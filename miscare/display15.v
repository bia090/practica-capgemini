==> flow/design.v <==
module display15(                   
    input                     clk            ,  
    input                     rst            ,  
    input                     en             ,  
    output reg                h_sync         ,  
    output reg                v_sync         ,  
    output reg                red            ,  
    output reg                blue           ,  
    output reg                green             
);
parameter H_ACTIVE =  800;  
parameter H_FP     =   56;  
parameter H_SYNC   =  120;  
parameter H_BP     =   64;  
parameter H_TOTAL  = 1040;  
parameter V_ACTIVE =  600;  
parameter V_FP     =   37;  
parameter V_SYNC   =    6;  
parameter V_BP     =   23;  
parameter V_TOTAL  =  666;  
parameter MOVE_PERIOD = 500000;  
reg [11:0] h_count;
reg [10:0] v_count;
reg [25:0] move_count;
reg [9:0]  square_pos1;  
reg [9:0]  square_pos2;  
reg        direction1;   
reg        direction2;   
always @(posedge clk or posedge rst) 
    if (rst)                    h_count <= 0; else 
		if (h_count == H_TOTAL - 1) h_count <= 0; else                        
		                            h_count <= h_count + 1;
always @(posedge clk or posedge rst) 
    if (rst)                    h_sync <= 0;  else 
		if ((h_count >= (H_ACTIVE + H_FP)-1) && (h_count < (H_ACTIVE + H_FP + H_SYNC)-1)) 
                                h_sync <= 0;  else 
																h_sync <= 1;
always @(posedge clk or posedge rst) 
    if (rst)                    v_count <= 0; else 
		if (v_count == V_TOTAL - 1 && h_count == H_TOTAL - 1) 
																v_count <= 0; else 
    if (h_count == H_TOTAL - 1) v_count <= v_count + 1;
always @(posedge clk or posedge rst) 
    if (rst)                    v_sync <= 0;  else 
		if ((v_count >= (V_ACTIVE + V_FP)-1) && (v_count < (V_ACTIVE + V_FP + V_SYNC)-1)) 
                                v_sync <= 0;  else
                                v_sync <= 1;
always @(posedge clk or posedge rst)
    if (rst) begin
        move_count <= 0;
        square_pos1 <= 100;  
        square_pos2 <= H_ACTIVE - 200;  
        direction1 <= 0;  
        direction2 <= 1;  
    end else if (move_count == MOVE_PERIOD - 1) begin
        move_count <= 0;
        if (direction1 == 0) begin
            if (square_pos1 >= (square_pos2 - 100)) begin
                direction1 <= 1;  
            end else begin
                square_pos1 <= square_pos1 + 1;
            end
        end else begin
            if (square_pos1 <= 0) begin
                direction1 <= 0;  
            end else begin
                square_pos1 <= square_pos1 - 1;
            end
        end
        if (direction2 == 1) begin
            if (square_pos2 <= (square_pos1 + 100)) begin
                direction2 <= 0;  
            end else begin
                square_pos2 <= square_pos2 - 1;
            end
        end else begin
            if (square_pos2 >= (H_ACTIVE - 100)) begin
                direction2 <= 1;  
            end else begin
                square_pos2 <= square_pos2 + 1;
            end
        end
    end else begin
        move_count <= move_count + 1;
    end
always @(posedge clk or posedge rst) begin
    if (rst) begin
        red   <= 0;
        green <= 0;
        blue  <= 0;
    end else begin
        if (h_count < H_ACTIVE && v_count < V_ACTIVE && en == 1) begin 
            if (h_count >= square_pos1 && h_count < (square_pos1 + 100) && v_count >= (V_ACTIVE - 350) && v_count < (V_ACTIVE - 250)) begin
                red   <= 0;  
                green <= 1;
                blue  <= 1;
            end 
            else if (h_count >= square_pos2 && h_count < (square_pos2 + 100) && v_count >= (V_ACTIVE - 350) && v_count < (V_ACTIVE - 250)) begin
                red   <= 1;  
                green <= 1;
                blue  <= 0;
            end 
            else begin
                red   <= 1;  
                green <= 0;
                blue  <= 1;
            end				
        end else begin
            red   <= 0;
            green <= 0;
            blue  <= 0;
        end 
    end
end 
endmodule  
# Tool chain data of display15
# Tool output for the design above, in the order of the flow.
# Line numbers count from 1 in the design file above.
# Operators: Yosys type, input widths -> output width; for muxes data width and select width s.
design:
  top_module: "display15"
  clock: "clk"
  cell_library: "sky130hd"
  pvt_corner: "tt_025C_1v80"

# Word level
# Yosys after proc, flatten, opt, wreduce and memory -nomap, before mapping. Memory bits, and registers merged into a memory's read port (data or address), are not among the register bits. Print and check cells are not counted. Equal cells are merged and count once.
word_totals:
  register_bits: 76
  input_bits: 3
  out_inout_bits: 5
classes:
  addsub: 10
  compare: 16
  equal: 7
  muxes: 26
  reduce_and_logical: 14
op_table:
  columns: ["cell", "count"]
  rows:
  - ["$mux 10", 6]
  - ["$ge 10x32->1", 1]
  - ["$le 10x32->1", 1]
  - ["$add 26x1->26 const B", 1]
  - ["$eq 26x19->1 const B", 1]
  - ["$mux 26", 1]
  - ["$ge 12x10->1", 2]
  - ["$lt 12x10->1 const B", 2]
  - ["$lt 12x11->1", 2]
  - ["$add 10x7->11 const B", 2]
  - ["$lt 11x10->1 const B", 2]
  - ["$mux 11", 2]
  - ["$add 10x1->10 const B", 2]
  - ["$sub 10x1->10 const B", 2]
  - ["$mux 1", 16]
  - ["$add 12x1->12 const B", 1]
  - ["$ge 12x10->1 const B", 1]
  - ["$eq 12x11->1 const B", 1]
  - ["$mux 12", 1]
  - ["$logic_and 1x1->1", 11]
  - ["$sub 10x7->11 const B", 1]
  - ["$add 11x1->11 const B", 1]
  - ["$ge 11x10->1 const B", 1]
  - ["$eq 11x10->1 const B", 1]
  - ["$ge 11x8->1 const B", 1]
  - ["$lt 11x9->1 const B", 1]
  - ["$le 10x1->1 const B", 1]
  - ["$ge 10x10->1 const B", 1]
# Other operator kinds: 3; their cells: 7.

# Longest topological paths
# Depth = most cells in a row (Yosys ltp): at word level without a register or memory, in the mapped netlist without a sequential cell, where the memories' decode and read muxes count.
depth:
  word_depth: 8
  ABC_AREA: 0
  depth_mapped: 14
  ltp_nobuf: 13

# Netlist
# Yosys stat after the flow's synthesis: flattened, memories mapped to cells. It holds for the ABC_AREA given above (unset counts as 0); a run with the other value may have another netlist.
types:
  columns: ["type", "count"]
  rows:
  - ["sky130_fd_sc_hd__dfrtp_1", 68]
  - ["sky130_fd_sc_hd__ha_1", 76]
  - ["sky130_fd_sc_hd__xnor2_1", 51]
  - ["sky130_fd_sc_hd__dfstp_2", 8]
  - ["sky130_fd_sc_hd__xor2_1", 23]
  - ["sky130_fd_sc_hd__nand2_1", 51]
  - ["sky130_fd_sc_hd__o21ai_0", 38]
  - ["sky130_fd_sc_hd__nor2_1", 48]
  - ["sky130_fd_sc_hd__a21oi_1", 32]
  - ["sky130_fd_sc_hd__inv_1", 40]
  - ["sky130_fd_sc_hd__nand3_1", 26]
  - ["sky130_fd_sc_hd__nor3_1", 20]
  - ["sky130_fd_sc_hd__mux2i_1", 9]
  - ["sky130_fd_sc_hd__and3_1", 13]
  - ["sky130_fd_sc_hd__nand4_1", 12]
  - ["sky130_fd_sc_hd__a21o_1", 9]
  - ["sky130_fd_sc_hd__a31oi_1", 10]
  - ["sky130_fd_sc_hd__nor2b_1", 10]
# Other cell types: 43; their cells: 109.
mapped:
  stdcells: 653
  mapped_area_um2: 5911.9
  seq_area_um2: 1911.8
  flip_flops: 76
  n_buf: 16

# Path before layout
# Path of least setup slack by OpenSTA after synthesis, without wires, with an ideal clock, recovery checks aside; 20% of the period is set as input and as output delay. Where synthesis merged equal registers, the netlist keeps one of their names.
synth_path:
  kind: "flip-flop to flip-flop"
  startpoint: "reg square_pos1[2]"
  endpoint: "reg square_pos2[0]"
  period_ns: 3.77
  setup_ns: 0.124
  t_first_pin_ns: 0.000
  arrival_time_ns: 2.878
  required_time_ns: 3.646
  slack_ns: 0.768
  delay_ns: 3.002
  stages: 15
  period_less_setup_slack_ns: 3.002
# "delay_ns" = arrival - input delay + setup time.
# "stages" counts driving pins, that of a launching flip-flop among them; a cell with two outputs on the path counts twice.
# "period_less_setup_slack_ns" = period - worst setup slack (recovery checks aside). The figure is calculated, with input and output delays left at 20% of the set period.
# Between the ends stands the longest chain of elaborated cells between them, by number of cells; it is not shown to be the way that was timed. Of several equally long chains one is given.
# A line is the first line of the expression or statement that the cell stems from. Yosys adds cells for indexed reads and writes and turns some case tables into memories.
# A register here has more assigning lines than the two given.
synth_between:
  path_cell_list: "sky130_fd_sc_hd__dfstp_2 sky130_fd_sc_hd__ha_1 sky130_fd_sc_hd__a21oi_2 sky130_fd_sc_hd__and2_1 sky130_fd_sc_hd__nor2_1 sky130_fd_sc_hd__xnor2_1 sky130_fd_sc_hd__ha_1 sky130_fd_sc_hd__nand2_1 sky130_fd_sc_hd__nor4_1 sky130_fd_sc_hd__a41oi_1 sky130_fd_sc_hd__a2111o_1 sky130_fd_sc_hd__o211a_1 sky130_fd_sc_hd__o211a_1 sky130_fd_sc_hd__buf_6 sky130_fd_sc_hd__xnor2_1"
  elab_chain_len: 4
  cells_between: 6
synth_lines:
  columns: ["element", "line_no", "source"]
  rows:
  - ["from (decl)", 25, "reg [9:0]  square_pos1;"]
  - ["from (assign)", 61, "square_pos1 <= square_pos1 + 1;"]
  - ["from (assign)", 67, "square_pos1 <= square_pos1 - 1;"]
  - ["$add 10x7->11", 71, "if (square_pos2 <= (square_pos1 + 100)) begin"]
  - ["$le 10x32->1", 71, null]
  - ["$mux 10", 71, null]
  - ["$mux 10", 70, "if (direction2 == 1) begin"]
  - ["to (assign)", 74, "square_pos2 <= square_pos2 - 1;"]
  - ["to (assign)", 80, "square_pos2 <= square_pos2 + 1;"]
  - ["to (decl)", 26, "reg [9:0]  square_pos2;"]

# Path in the finished layout
# Path of least setup slack in the final report of stored run 1 (OpenROAD, finished layout, wires in). Where an end is a register, its clock arrival counts in the times.
layout_path:
  kind: "flip-flop to flip-flop"
  startpoint: "reg square_pos1[2]"
  endpoint: "reg square_pos2[0]"
  period_ns: 4.11
  setup_ns: 0.13
  t_first_pin_ns: 0.34
  arrival_time_ns: 3.67
  required_time_ns: 4.32
  slack_ns: 0.65
  stages: 14
# Between the ends stands the longest chain of elaborated cells between them, by number of cells; it is not shown to be the way that was timed. Of several equally long chains one is given.
# A register here has more assigning lines than the two given.
layout_between:
  path_cell_list: "sky130_fd_sc_hd__dfstp_2 sky130_fd_sc_hd__ha_1 sky130_fd_sc_hd__a21oi_2 sky130_fd_sc_hd__and2_1 sky130_fd_sc_hd__nor2_1 sky130_fd_sc_hd__xnor2_1 sky130_fd_sc_hd__ha_1 sky130_fd_sc_hd__nand2_1 sky130_fd_sc_hd__nor4_1 sky130_fd_sc_hd__a41oi_1 sky130_fd_sc_hd__a2111o_1 sky130_fd_sc_hd__o211a_1 sky130_fd_sc_hd__o211a_1 sky130_fd_sc_hd__xnor2_1"
  elab_chain_len: 4
  cells_between: 6
layout_lines:
  columns: ["element", "line_no", "source"]
  rows:
  - ["from (decl)", 25, "reg [9:0]  square_pos1;"]
  - ["from (assign)", 61, "square_pos1 <= square_pos1 + 1;"]
  - ["from (assign)", 67, "square_pos1 <= square_pos1 - 1;"]
  - ["$add 10x7->11", 71, "if (square_pos2 <= (square_pos1 + 100)) begin"]
  - ["$le 10x32->1", 71, null]
  - ["$mux 10", 71, null]
  - ["$mux 10", 70, "if (direction2 == 1) begin"]
  - ["to (assign)", 74, "square_pos2 <= square_pos2 - 1;"]
  - ["to (assign)", 80, "square_pos2 <= square_pos2 + 1;"]
  - ["to (decl)", 26, "reg [9:0]  square_pos2;"]

# Measured results for display15: 2 stored runs of the Yosys and OpenROAD flow on sky130hd. The settings differ; the order carries no meaning. The constraints put input and output delay at 20% of the set period each and load the outputs with 0.01 pF.
# "timing.achieved_period_ns" is the run's clock period less its worst setup slack. It is reckoned from that one timing run; input and output delays stay at 20% of the period that was set.
# By "worst_path_ns" is meant the share of the clock period that the worst setup path is allowed (20% is reserved at inputs, 20% at outputs), minus its slack. Clock arrival times at its registers enter into it.
# "totalPower_uw": no workload was simulated; the value follows from the tool's default switching activity.
runs:
  - name: "stored run 1"
    settings:
      period_ns: 4.11
      CORE_UTILIZATION: 27
      SETUP_SLACK_MARGIN: -0.09
      PLACE_DENSITY: 0.61
      CELL_PAD_IN_SITES_GLOBAL_PLACEMENT: 2
      CTS_CLUSTER_DIAMETER: 368
      MIN_ROUTING_LAYER: "met1"
      MAX_ROUTING_LAYER: "met4"
      CAP_MARGIN: 20
      CORE_MARGIN: 2
      SLEW_MARGIN: 20
    results:
      synth_area_um2: 5911.9
      worst_path_ns: 3.46
      worst_path_kind: "flip-flop to flip-flop"
      fin_tns_ns: 0.000
      timing.achieved_period_ns: 3.462
      final_setup_ws_ns: 0.648
      die_footprint_um2: 23094.9
      fin_util_pct: 30.4
      totalPower_uw: 1581
      post_route_stdcell_area_um2: 6595.1
      worst_hold_slack_ns: 0.492
  - name: "stored run 2"
    settings:
      period_ns: 3.26
      CORE_UTILIZATION: 65
      CAP_MARGIN: 20
      CORE_MARGIN: 2
      SLEW_MARGIN: 20
    results:
      fin_tns_ns: 0.000
      post_route_stdcell_area_um2: 6441.2
      synth_area_um2: 5911.9
      final_setup_ws_ns: 0.048
      worst_hold_slack_ns: 0.485
      totalPower_uw: 1910
      timing.achieved_period_ns: 3.212
      die_footprint_um2: 9874.4
      fin_util_pct: 73.5
      worst_path_ns: 3.21
      worst_path_kind: "flip-flop to flip-flop"
